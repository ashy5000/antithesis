==> flow/design.v <==
module uart
#(
    parameter DELAY_FRAMES = 234  
)
(
    input clk,
    input uart_rx,
    output uart_tx,
    output reg [5:0] led,
    input send,
);
localparam HALF_DELAY_WAIT = (DELAY_FRAMES / 2);
reg [3:0] rxState = 0;
reg [12:0] rxCounter = 0;
reg [7:0] dataIn = 0;
reg [2:0] rxBitNumber = 0;
reg byteReady = 0;
localparam RX_STATE_IDLE = 0;
localparam RX_STATE_START_BIT = 1;
localparam RX_STATE_READ_WAIT = 2;
localparam RX_STATE_READ = 3;
localparam RX_STATE_STOP_BIT = 5;
always @(posedge clk) begin
    case (rxState)
        RX_STATE_IDLE: begin
            if (uart_rx == 0) begin
                rxState <= RX_STATE_START_BIT;
                rxCounter <= 1;
                rxBitNumber <= 0;
                byteReady <= 0;
            end
        end 
        RX_STATE_START_BIT: begin
            if (rxCounter == HALF_DELAY_WAIT) begin
                rxState <= RX_STATE_READ_WAIT;
                rxCounter <= 1;
            end else 
                rxCounter <= rxCounter + 1;
        end
        RX_STATE_READ_WAIT: begin
            rxCounter <= rxCounter + 1;
            if ((rxCounter + 1) == DELAY_FRAMES) begin
                rxState <= RX_STATE_READ;
            end
        end
        RX_STATE_READ: begin
            rxCounter <= 1;
            dataIn <= {uart_rx, dataIn[7:1]};
            rxBitNumber <= rxBitNumber + 1;
            if (rxBitNumber == 3'b111)
                rxState <= RX_STATE_STOP_BIT;
            else
                rxState <= RX_STATE_READ_WAIT;
        end
        RX_STATE_STOP_BIT: begin
            rxCounter <= rxCounter + 1;
            if ((rxCounter + 1) == DELAY_FRAMES) begin
                rxState <= RX_STATE_IDLE;
                rxCounter <= 0;
                byteReady <= 1;
            end
        end
    endcase
end
always @(posedge clk) begin
    if (byteReady) begin
        led <= ~dataIn[5:0];
    end
end
reg [3:0] txState = 0;
reg [24:0] txCounter = 0;
reg [7:0] dataOut = 0;
reg txPinRegister = 1;
reg [2:0] txBitNumber = 0;
reg [3:0] txByteCounter = 0;
assign uart_tx = txPinRegister;
localparam MEMORY_LENGTH = 12;
reg [7:0] testMemory [MEMORY_LENGTH-1:0];
initial begin
    testMemory[0] = "B";
    testMemory[1] = "O";
    testMemory[2] = "O";
    testMemory[3] = " ";
    testMemory[4] = "N";
    testMemory[5] = "V";
    testMemory[6] = "I";
    testMemory[7] = "D";
    testMemory[8] = "I";
    testMemory[9] = "A";
    testMemory[10] = "!";
    testMemory[11] = "!";
end
localparam TX_STATE_IDLE = 0;
localparam TX_STATE_START_BIT = 1;
localparam TX_STATE_WRITE = 2;
localparam TX_STATE_STOP_BIT = 3;
always @(posedge clk) begin
    case (txState)
        TX_STATE_IDLE: begin
            if (send) begin
                txState <= TX_STATE_START_BIT;
                txCounter <= 0;
                txByteCounter <= 0;
            end
            else begin
                txPinRegister <= 1;
            end
        end 
        TX_STATE_START_BIT: begin
            txPinRegister <= 0;
            if ((txCounter + 1) == DELAY_FRAMES) begin
                txState <= TX_STATE_WRITE;
                dataOut <= testMemory[txByteCounter];
                txBitNumber <= 0;
                txCounter <= 0;
            end else 
                txCounter <= txCounter + 1;
        end
        TX_STATE_WRITE: begin
            txPinRegister <= dataOut[txBitNumber];
            if ((txCounter + 1) == DELAY_FRAMES) begin
                if (txBitNumber == 3'b111) begin
                    txState <= TX_STATE_STOP_BIT;
                end else begin
                    txState <= TX_STATE_WRITE;
                    txBitNumber <= txBitNumber + 1;
                end
                txCounter <= 0;
            end else 
                txCounter <= txCounter + 1;
        end
        TX_STATE_STOP_BIT: begin
            txPinRegister <= 1;
            if ((txCounter + 1) == DELAY_FRAMES) begin
                if (txByteCounter == MEMORY_LENGTH - 1) begin
                    txState <= TX_STATE_IDLE;
                end else begin
                    txByteCounter <= txByteCounter + 1;
                    txState <= TX_STATE_START_BIT;
                end
                txCounter <= 0;
            end else 
                txCounter <= txCounter + 1;
        end
    endcase      
end
endmodule
module gpu (
    input clk,
    input uart_rx,
    output uart_tx,
    output reg [5:0] led,
    input btn1
);
reg [1:0] state;
reg [1:0] send;
reg [23:0] counter;
always @(posedge clk) begin
    counter <= counter + 1;
    if (send == 1)
        send <= 0;
    if (counter == 0)
        send <= 1;
end
uart mod_uart (
    .clk,
    .uart_rx,
    .uart_tx,
    .led,
    .send,
);
endmodule
## Tool chain data of gpu

Tool output for the design above, in the order of the flow.
Lines are those of the file above, counted from 1.
Library cell names are shortened.
A cell with - has no value.

| design | value |
|---|---|
| top | gpu |
| clock port | clk |
| standard-cell library | sky130hd |
| library corner | tt_025C_1v80 |

## After elaboration

Yosys after proc, flatten, opt, wreduce and memory -nomap, before mapping. Memory bits, and registers merged into a memory's read port (data or address), are not among the register bits. Print and check cells are not counted. Equal cells are merged and count once.
Yosys's memory passes give these memory sizes; they may raise the number of words (mostly to a power of two), join words into wider ones and drop unused or constant bits.

| bit counts | value |
|---|---|
| clocked read ports x word width | 7 |
| word-level cells | 102 |
| memory cells | 1 |
| register bits | 105 |
| memory bits (read-only) | 84 |

| cells by class | value |
|---|---|
| bitwise logic cells | 1 |
| shifts and indexed selects | 1 |
| mux-type cells | 35 |
| reductions and logical operators | 20 |
| equality and inequality tests | 24 |
| add/sub/neg operators | 6 |

Memories:

| name | depth | width | read ports | wr ports | line | source |
|---|---|---|---|---|---|---|
| mod_uart.testMemory | 12 | 7 | 1 | 0 | 78 | `reg [7:0] testMemory [MEMORY_LENGTH-1:0];` |

Operators by type and width:

| kind | number |
|---|---|
| 13-bit parallel mux with 5-bit select | 1 |
| 32-bit by 8-bit == test with 1-bit output (second input constant) | 2 |
| 25-bit parallel mux with 2-bit select | 1 |
| 25-bit 2-to-1 mux | 2 |
| 4-bit 2-to-1 mux | 11 |
| 13-bit 2-to-1 mux | 3 |
| 25-bit by 1-bit adder with 26-bit output (second input constant) | 1 |
| 24-bit by 1-bit adder with 24-bit output (second input constant) | 1 |
| 24-bit zero test | 1 |
| 4-bit parallel mux with 5-bit select | 1 |
| 4-bit by 2-bit == test with 1-bit output (second input constant) | 4 |
| 4-bit parallel mux with 4-bit select | 1 |
| 3-bit 2-to-1 mux | 5 |
| 13-bit by 1-bit adder with 14-bit output (second input constant) | 1 |
| 13-bit by 7-bit == test with 1-bit output (second input constant) | 1 |
| 2-bit by 1-bit inequality test with 1-bit output (second input constant) | 6 |
| 3-bit parallel mux with 2-bit select | 2 |
| 2-bit inequality test (second input constant) | 5 |
| 2-bit AND reduction | 5 |
| 5-bit AND reduction | 2 |
| 2-bit nonzero test | 4 |
| 4-bit by 1-bit == test with 1-bit output (second input constant) | 2 |
| 4-bit zero test | 2 |
| 4-bit AND reduction | 2 |
| 8-bit by 3-bit indexed select with 1-bit output | 1 |
| 4-bit parallel mux with 2-bit select | 1 |
| 3-bit by 1-bit adder with 3-bit output (second input constant) | 2 |
| 3-bit == test (second input constant) | 2 |

Other operator kinds: 11; their cells: 15.

## Longest topological paths

Longest topological path by Yosys (ltp), each cell counted once; first at word level (registers and memories cut), then after technology mapping (sequential cells cut; the memories' decode and read muxes count).

| logic depth | value |
|---|---|
| depth in word-level cells | 4 |
| ABC_AREA | 0 |
| depth in mapped cells | 9 |

## Netlist

Source: synth_stat.txt of the flow (Yosys; design flattened, memories mapped). It holds for the ABC_AREA given above (unset counts as 0); a run with the other value may have another netlist.

Cell types:

| cell type | number | area in all (µm²) |
|---|---|---|
| edfxtp_1 | 76 | 2.28E+03 |
| dfxtp_1 | 25 | 500.48 |
| xnor2_1 | 45 | 394.128 |
| ha_1 | 20 | 250.24 |
| nor2_1 | 49 | 183.926 |
| nand2_1 | 40 | 150.144 |
| nand3_1 | 28 | 140.134 |
| xor2_1 | 16 | 140.134 |
| inv_1 | 24 | 90.086 |
| nand4_1 | 14 | 87.584 |
| and3_1 | 13 | 81.328 |
| and2_1 | 12 | 75.072 |
| nor2b_1 | 12 | 75.072 |
| nor3_2 | 7 | 70.067 |
| nor3_1 | 13 | 65.062 |
| nor4_4 | 3 | 63.811 |
| nor4_1 | 9 | 56.304 |
| mux2i_1 | 5 | 50.048 |

Not listed: further types 52, cells in them 107.

| mapped netlist | value |
|---|---|
| cell area after synthesis | 5,619.1 µm² |
| area of sequential cells | 2,782.7 µm² |
| flip-flops | 101 |
| standard cells after synthesis | 518 |

The figures by module come from a second, unflattened synthesis with its own total; it is not the netlist above.

| unflattened totals | value |
|---|---|
| cell total of the unflattened synthesis | 501 |
| area total of the unflattened synthesis | 5,297.6 µm² |

Rows give one instance, submodules left out.

By module:

| module | times used | area (µm²) | cells |
|---|---|---|---|
| uart | 1 | 4,275.4 | 395 |
| gpu | 1 | 1,022.2 | 106 |

## Worst setup path after synthesis

Path of least setup slack by OpenSTA after synthesis, without wires, with an ideal clock, recovery checks aside; 20% of the period is set as input and as output delay. Where synthesis merged equal registers, the netlist keeps one of their names.

| timing path post-synthesis | value |
|---|---|
| kind | register to register |
| start point | register mod_uart.txCounter[0] |
| end point | register mod_uart.txBitNumber[0] |
| slack | 111 ps |
| driving pins on the path | 10 |
| arrival | 2,404 ps |
| period | 2,870 ps |
| delay of the path | 2,759 ps |
| time at the first pin | 0 ps |
| setup time | 355 ps |
| data required time | 2,515 ps |
| synthesis period reached | 2,759 ps |

"delay of the path" = arrival - input delay + setup time.
"driving pins on the path": output pins that drive a net of the path, with the launching flip-flop's if there is one; two outputs of one cell count as two.
"synthesis period reached" is the clock period less the worst setup slack; recovery checks do not enter. This is arithmetic on one report: input and output delays are still those of the set period (20% each).
Between the ends stands the longest chain of elaborated cells between them, by number of cells; it is not shown to be the way that was timed. Of several equally long chains one is given.
A line is the first line of the expression or statement that the cell stems from. Yosys adds cells for indexed reads and writes and turns some case tables into memories.
A register here has more assigning lines than the two given.
The path ends at the enable pin of a flip-flop; only ways to that pin are counted.

| on the way, post-synthesis | value |
|---|---|
| cell sequence | edfxtp_1 -> ha_1 -> buf_6 -> or4b_1 -> o221ai_1 -> o311a_1 -> and4b_1 -> nand4_2 -> a2111o_1 -> o31ai_1 |
| length of the longest elaborated chain | 4 |
| elaborated cells on any way between the ends | 5 |
| classes of those cells | add/sub (1); eq/ne (3); reduce/logical (1) |

RTL lines, path post-synthesis:

| element | line | source |
|---|---|---|
| start: declaration | 71 | `reg [24:0] txCounter = 0;` |
| start: assignment | 117 | `txCounter <= txCounter + 1;` |
| start: assignment | 130 | `txCounter <= txCounter + 1;` |
| 25-bit by 1-bit adder with 26-bit output | 111 | `if ((txCounter + 1) == DELAY_FRAMES) begin` |
| 32-bit by 8-bit == test with 1-bit output | 111 |  |
| 2-bit by 1-bit inequality test with 1-bit output | - |  |
| 4-bit AND reduction | - |  |
| end: assignment | 114 | `txBitNumber <= 0;` |
| end: assignment | 126 | `txBitNumber <= txBitNumber + 1;` |
| end: declaration | 74 | `reg [2:0] txBitNumber = 0;` |

## Path in the finished layout

Path of least setup slack in the final report of run 1 (OpenROAD, finished layout, wires in). Where an end is a register, its clock arrival counts in the times.
The path's times are printed in steps of 10 ps; the period is the one set.

| timing path after layout | value |
|---|---|
| kind | register to register |
| start point | register mod_uart.txCounter[0] |
| end point | register mod_uart.txByteCounter[2] |
| arrival | 3,290 ps |
| driving pins on the path | 9 |
| setup time | 350 ps |
| time at the first pin | 350 ps |
| slack | 1,420 ps |
| period | 4,710 ps |
| data required time | 4,700 ps |

Between the ends stands the longest chain of elaborated cells between them, by number of cells; it is not shown to be the way that was timed. Of several equally long chains one is given.
A register here has more assigning lines than the two given.
The path ends at the enable pin of a flip-flop; only ways to that pin are counted.

| on the way, after layout | value |
|---|---|
| cell sequence | edfxtp_1 -> ha_1 -> nand4_2 -> nor4_4 -> nand4_1 -> a22oi_1 -> nand4_2 -> nor2_4 -> o2bb2ai_1 |
| length of the longest elaborated chain | 4 |
| elaborated cells on any way between the ends | 4 |
| classes of those cells | add/sub (1); eq/ne (2); reduce/logical (1) |

RTL lines, path after layout:

| element | line | source |
|---|---|---|
| start: declaration | 71 | `reg [24:0] txCounter = 0;` |
| start: assignment | 117 | `txCounter <= txCounter + 1;` |
| start: assignment | 130 | `txCounter <= txCounter + 1;` |
| 25-bit by 1-bit adder with 26-bit output | 134 | `if ((txCounter + 1) == DELAY_FRAMES) begin` |
| 32-bit by 8-bit == test with 1-bit output | 134 |  |
| 2-bit by 1-bit inequality test with 1-bit output | - |  |
| 4-bit AND reduction | - |  |
| end: assignment | 103 | `txByteCounter <= 0;` |
| end: assignment | 138 | `txByteCounter <= txByteCounter + 1;` |
| end: declaration | 75 | `reg [3:0] txByteCounter = 0;` |

FLOW RESULTS
============

Top module gpu; platform sky130hd; tools Yosys and OpenROAD; 2 stored runs in no particular order. Input and output delays are each 20% of the period that was set; the output load is 0.01 pF.
"period achieved" is the run's clock period less its worst setup slack. It is reckoned from that one timing run; input and output delays stay at 20% of the period that was set.
"time of the worst setup path" means the part of the period allowed to the worst setup path (the constraints hold back 20% at inputs and 20% at outputs) less its slack; where the path has registers, the arrival times of their clocks count too.
"total power after layout": no workload was simulated; the value follows from the tool's default switching activity.
"time of the worst setup path" is given in steps of 10 ps.

#### Run 1

| setting | value |
|---|---|
| period_ns | `4.71` |
| CORE_UTILIZATION | `30` |
| SETUP_SLACK_MARGIN | `0.2` |
| PLACE_DENSITY_LB_ADDON | `0.13` |
| CORE_MARGIN | `2` |
| CELL_PAD_IN_SITES_DETAIL_PLACEMENT | `1` |
| CTS_CLUSTER_SIZE | `60` |
| CTS_CLUSTER_DIAMETER | `382` |
| CAP_MARGIN | `20` |
| SLEW_MARGIN | `0` |
| MIN_ROUTING_LAYER | `met2` |

| result | value |
|---|---|
| period achieved | 3,292 ps |
| setup slack of the worst path | 1,418 ps |
| overall die area | 19,841.5 µm² |
| worst hold slack after layout | 422 ps |
| utilization of the finished layout | 33.2% |
| total power after layout | 1,652 uW |
| time of the worst setup path | 3,290 ps |
| worst setup path kind | register to register |
| mapped cell area after synthesis | 5,619.1 µm² |

#### Run 2

| setting | value |
|---|---|
| period_ns | `2.72` |
| CORE_UTILIZATION | `42` |
| SETUP_SLACK_MARGIN | `0.36` |
| PLACE_DENSITY_LB_ADDON | `0.21` |
| CELL_PAD_IN_SITES_DETAIL_PLACEMENT | `1` |
| ABC_AREA | `1` |
| CTS_CLUSTER_SIZE | `68` |
| MIN_ROUTING_LAYER | `met2` |
| CAP_MARGIN | `20` |
| CORE_MARGIN | `2` |
| SLEW_MARGIN | `20` |

| result | value |
|---|---|
| period achieved | 2,965 ps |
| setup slack of the worst path | -245 ps |
| overall die area | 14,227.7 µm² |
| worst hold slack after layout | 437 ps |
| utilization of the finished layout | 52.4% |
| total power after layout | 2,913 uW |
| time of the worst setup path | 2,960 ps |
| worst setup path kind | register to register |
| mapped cell area after synthesis | 5,581.6 µm² |
